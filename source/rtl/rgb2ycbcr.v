==> flow/design.v <==
module rgb2ycbcr( 
    input clk,
    input rst_n,
    input [15:0] data_rgb,
    output [23:0] data_ycbcr
);
wire [7:0] data_r;
wire [7:0] data_g;
wire [7:0] data_b;
reg [15:0] data_y_t1 , data_y_t2 , data_y_t3 ;
reg [14:0] data_cb_t1, data_cb_t2, data_cb_t3;
reg [14:0] data_cr_t1, data_cr_t2, data_cr_t3;
reg [15:0] data_y ;
reg [15:0] data_cb;
reg [15:0] data_cr;
assign data_r = {data_rgb[15:11], data_rgb[15:13]};
assign data_g = {data_rgb[10:5], data_rgb[10:9]};
assign data_b = {data_rgb[4:0], data_rgb[4:2]};
always@(posedge clk or negedge rst_n) begin
    if(!rst_n) begin
        data_y_t1  <= 0;
        data_y_t2  <= 0;
        data_y_t3  <= 0;
        data_cb_t1 <= 0;
        data_cb_t2 <= 0;
        data_cb_t3 <= 0;
        data_cr_t1 <= 0;
        data_cr_t2 <= 0;
        data_cr_t3 <= 0;
    end
    else begin
        data_y_t1  <= 77  * data_r;
        data_y_t2  <= 150 * data_g;
        data_y_t3  <= 29  * data_b;
        data_cb_t1 <= 43  * data_r;
        data_cb_t2 <= 85  * data_g;
        data_cb_t3 <= 128 * data_b;
        data_cr_t1 <= 128 * data_r;
        data_cr_t2 <= 107 * data_g;
        data_cr_t3 <= 21  * data_b;
    end
end
always@(posedge clk or negedge rst_n) begin
    if(!rst_n) begin
        data_y  <= 0;
        data_cb <= 0;
        data_cr <= 0;
    end
    else begin
        data_y  <= data_y_t1 + data_y_t2 + data_y_t3;
        data_cb <= 16'd32768 - data_cb_t1 - data_cb_t2 + data_cb_t3;
        data_cr <= 16'd32768 + data_cr_t1 - data_cr_t2 - data_cr_t3;
    end
end
assign data_ycbcr = {data_y[15:8], data_cb[15:8], data_cr[15:8]};
endmodule
### From RTL to reports: rgb2ycbcr

Tool output for the design above, in the order of the flow.
Line numbers count from 1 in the design file above.
Operators carry their Yosys type and port widths (W data, S select, Z words).
Library cell names are shortened.
A cell with -- has no value.

| inputs | value |
|---|---|
| top | rgb2ycbcr |
| clock | clk |
| standard-cell library | sky130hd |
| library corner | tt_025C_1v80 |

### After elaboration

Counts by Yosys on the flattened word-level netlist (proc, flatten, opt, wreduce; memories kept). Register bits leave out memories and registers merged into their read ports (data or address); mux counts leave out enables and synchronous resets folded into registers. Print and check cells are left out. Cells with the same type and inputs are merged into one.

| operators by class | value |
|---|---|
| equality and inequality tests | 0 |
| muxes and demuxes | 0 |
| shift-type cells | 0 |
| order comparisons | 0 |
| add/subtract/negate cells | 8 |
| reductions and logical operators | 0 |
| bitwise operators | 0 |
| multipliers | 7 |
| divide/modulo/power cells | 0 |

Operators with widths:

| operator | count |
|---|---|
| $mul A7 B8 Y15 const A | 4 |
| $mul A5 B8 Y13 const A | 2 |
| $mul A6 B8 Y14 const A | 1 |
| $sub A16 B15 Y16 | 2 |
| $add A15 B16 Y16 | 1 |
| $add A16 B13 Y16 | 1 |
| $sub A16 B13 Y16 | 1 |
| $sub A16 B14 Y16 const A | 1 |
| $add A16 B15 Y16 | 1 |
| $add A16 B15 Y16 const A | 1 |

| word-level totals | value |
|---|---|
| input bits | 18 |
| word width x clocked read ports | 0 |
| bits in writable memories | 0 |
| register bits after elaboration | 164 |
| memory bits (read-only) | 0 |
| memories kept | 0 |
| cells after elaboration | 27 |
| bits in latches | 0 |
| output and inout bits | 24 |

### Longest topological paths

Longest topological path by Yosys (ltp), each cell counted once; first at word level (registers and memories cut), then after technology mapping (sequential cells cut; the memories' decode and read muxes count).

| depth | value |
|---|---|
| depth in word-level cells | 3 |
| ABC_AREA | 0 |
| mapped depth | 16 |
| gate-level depth less buffers | 16 |

### After synthesis

Yosys stat after the flow's synthesis: flattened, memories mapped to cells. It holds for the ABC_AREA given above (unset counts as 0); a run with the other value may have another netlist.

Cells by type:

| type | count | area in all (sq um) |
|---|---|---|
| ha_1 | 257 | 3.22E+03 |
| dfrtp_1 | 120 | 3,002.88 |
| fa_1 | 78 | 1.56E+03 |
| inv_1 | 183 | 686.909 |
| xnor2_1 | 58 | 507.987 |
| a21oi_1 | 56 | 280.269 |
| xor2_1 | 28 | 245.235 |
| nor2_1 | 39 | 146.39 |
| o21ai_0 | 26 | 130.125 |
| a21o_1 | 16 | 120.115 |
| nor3_1 | 16 | 80.077 |
| o21a_1 | 9 | 67.565 |
| o21bai_1 | 9 | 67.565 |
| nand3_1 | 12 | 60.058 |
| nand4_1 | 9 | 56.304 |
| nand2_1 | 14 | 52.55 |
| o31ai_1 | 6 | 45.043 |
| a2111oi_0 | 5 | 43.792 |

Other cell types: 33; their cells: 74.

| mapped netlist | value |
|---|---|
| cell area after synthesis | 0.0109392 sq mm |
| mapped flip-flops | 120 |
| sequential area | 0.0030029 sq mm |
| buffer cells | 0 |
| standard cells after synthesis | 1,015 |

### Path before layout

Path of least setup slack by OpenSTA after synthesis, without wires, with an ideal clock, recovery checks aside; 20% of the period is set as input and as output delay. Where synthesis merged equal registers, the netlist keeps one of their names.

| path after synthesis | value |
|---|---|
| path type | input to register |
| start point | input data_rgb[5] |
| end point | register data_cr_t2[14] |
| buffers on the path | 0 |
| clock period | 8,160 ps |
| input delay | 1,632 ps |
| slack | 3,193 ps |
| path delay | 3,335 ps |
| arrival time | 4,887 ps |
| setup time | 80 ps |
| data required time | 8,080 ps |
| stages | 14 |
| launch time at the first pin | 1,632 ps |
| period reached after synthesis | 4,967 ps |

"path delay" is the arrival time less input delay plus setup time.
"stages": output pins that drive a net of the path, with the launching flip-flop's if there is one; two outputs of one cell count as two.
"period reached after synthesis" = period - worst setup slack (recovery checks aside). The figure is calculated, with input and output delays left at 20% of the set period.
The rows between start and end are the longest chain of elaborated cells between them; the timing report does not say that the signal goes this way. Where chains are equally long, one stands for them.
Each line given opens the expression or statement behind the cell; cells for indexed reads and writes are added by Yosys, which also makes memories of some case tables.

| between the ends, after synthesis | value |
|---|---|
| cells stage by stage | ha_1 fa_1 fa_1 inv_1 fa_1 inv_1 ha_1 o21ai_0 nand2b_1 a21oi_1 a31oi_1 a211o_1 a21oi_1 xnor2_1 |
| cells in the longest elaborated chain | 1 |
| elaborated cells on any way between the ends | 1 |
| RTL lines with such cells | 1 |
| those cells by class | mul (1) |

RTL lines, path after synthesis:

| what | line | RTL |
|---|---|---|
| start, declared | 4 | `input [15:0] data_rgb,` |
| $mul A7 B8 Y15 | 39 | `data_cr_t2 <= 107 * data_g;` |
| end, assigned | 28 | `data_cr_t2 <= 0;` |
| end, assigned | 39 |  |
| end, declared | 12 | `reg [14:0] data_cr_t1, data_cr_t2, data_cr_t3;` |

### Worst path after layout

Path of least setup slack in the final report of stored run 1 (OpenROAD, finished layout, wires in). Where an end is a register, its clock arrival counts in the times.
The path's times are printed in steps of 10 ps; the period is the one set.

| path after layout | value |
|---|---|
| path type | input to register |
| start point | input data_rgb[11] |
| end point | register data_cb_t1[13] |
| arrival time | 4,490 ps |
| data required time | 5,340 ps |
| buffers on the path | 3 |
| stages | 15 |
| clock period | 5,020 ps |
| slack | 850 ps |
| setup time | 80 ps |
| input delay | 1,000 ps |
| launch time at the first pin | 1,000 ps |

The rows between start and end are the longest chain of elaborated cells between them; the timing report does not say that the signal goes this way. Where chains are equally long, one stands for them.

| between the ends, after layout | value |
|---|---|
| cells stage by stage | clkdlybuf4s50_1 buf_4 ha_1 ha_1 ha_1 ha_1 fa_2 a21o_1 a21oi_2 o21bai_1 a2111oi_2 buf_4 o31ai_1 a21oi_1 xnor2_1 |
| cells in the longest elaborated chain | 1 |
| elaborated cells on any way between the ends | 1 |
| RTL lines with such cells | 1 |
| those cells by class | mul (1) |

RTL lines, path after layout:

| what | line | RTL |
|---|---|---|
| start, declared | 4 | `input [15:0] data_rgb,` |
| $mul A6 B8 Y14 | 35 | `data_cb_t1 <= 43  * data_r;` |
| end, assigned | 24 | `data_cb_t1 <= 0;` |
| end, assigned | 35 |  |

rgb2ycbcr through Yosys and OpenROAD on sky130hd: 2 stored runs, unordered, with their settings and measured results. The constraints put input and output delay at 20% of the set period each and load the outputs with 0.01 pF.
"achieved period": clock period set for the run, less the worst setup slack. It is reckoned from that one timing run; input and output delays stay at 20% of the period that was set.
"time on the worst setup path" = time allowed to the worst setup path (clock period - input delay - output delay, where it has them) - its slack; a late launch clock adds to it, a late capture clock takes from it.
"overall power": no workload was simulated; the value follows from the tool's default switching activity.
"time on the worst setup path" is given in steps of 10 ps.

## Stored run 1

==> flow/run.sh <==
#!/bin/bash
# the make line also repeats the synthesis and layout settings of config.mk as NAME=value (left out here)
make -C /OpenROAD-flow-scripts/flow DESIGN_CONFIG=/design/flow/config.mk WORK_HOME=/design/flow/orfs CLKGATE_MAP_FILE= finish
==> flow/config.mk <==
export PLATFORM = sky130hd
export DESIGN_NAME = rgb2ycbcr
export DESIGN_NICKNAME = rgb2ycbcr
export VERILOG_FILES = /design/flow/design.v
export SDC_FILE = /design/flow/constraint.sdc
export NUM_CORES = 4
export LEC_CHECK = 0
export CAP_MARGIN = 20
export CORE_MARGIN = 9
export CORE_UTILIZATION = 31
export CTS_CLUSTER_DIAMETER = 298
export CTS_CLUSTER_SIZE = 82
export HOLD_SLACK_MARGIN = 0.16
export PLACE_DENSITY = 0.42
export SETUP_SLACK_MARGIN = 0.79
export SLEW_MARGIN = 40
==> flow/constraint.sdc <==
create_clock -name core_clock -period 5.02 [get_ports {clk}]
set_input_delay 1.0040 -clock core_clock [delete_from_list [all_inputs] [get_ports {clk}]]
set_output_delay 1.0040 -clock core_clock [all_outputs]
set_load 0.01 [all_outputs]

| result of stored run 1 | value |
|---|---|
| overall power | 0.007404 W |
| post-layout utilization | 37.5% |
| achieved period | 4,168 ps |
| total die area | 0.0423742 sq mm |
| smallest setup slack | 852 ps |
| setup total negative slack | 0 ps |
| time on the worst setup path | 3,160 ps |
| critical path type | input to register |
| Yosys chip area after synthesis | 0.0109392 sq mm |

## Stored run 2

==> flow/run.sh <==
#!/bin/bash
# the make line also repeats the synthesis and layout settings of config.mk as NAME=value (left out here)
make -C /OpenROAD-flow-scripts/flow DESIGN_CONFIG=/design/flow/config.mk WORK_HOME=/design/flow/orfs CLKGATE_MAP_FILE= finish
==> flow/config.mk <==
export PLATFORM = sky130hd
export DESIGN_NAME = rgb2ycbcr
export DESIGN_NICKNAME = rgb2ycbcr
export VERILOG_FILES = /design/flow/design.v
export SDC_FILE = /design/flow/constraint.sdc
export NUM_CORES = 4
export LEC_CHECK = 0
export ABC_AREA = 0
export CAP_MARGIN = 20
export CELL_PAD_IN_SITES_GLOBAL_PLACEMENT = 1
export CORE_MARGIN = 2
export CORE_UTILIZATION = 31
export CTS_CLUSTER_DIAMETER = 153
export HOLD_SLACK_MARGIN = -0.04
export MIN_ROUTING_LAYER = met2
export PLACE_DENSITY = 0.43
export SETUP_SLACK_MARGIN = 0.11
export SLEW_MARGIN = 20
==> flow/constraint.sdc <==
create_clock -name core_clock -period 2.86 [get_ports {clk}]
set_input_delay 0.5720 -clock core_clock [delete_from_list [all_inputs] [get_ports {clk}]]
set_output_delay 0.5720 -clock core_clock [all_outputs]
set_load 0.01 [all_outputs]

| result of stored run 2 | value |
|---|---|
| post-layout utilization | 48.1% |
| overall power | 0.016943 W |
| Yosys chip area after synthesis | 0.0109392 sq mm |
| total die area | 0.0368064 sq mm |
| smallest setup slack | -510 ps |
| time on the worst setup path | 2,800 ps |
| critical path type | input to register |
| achieved period | 3,370 ps |
| setup total negative slack | -8,930 ps |
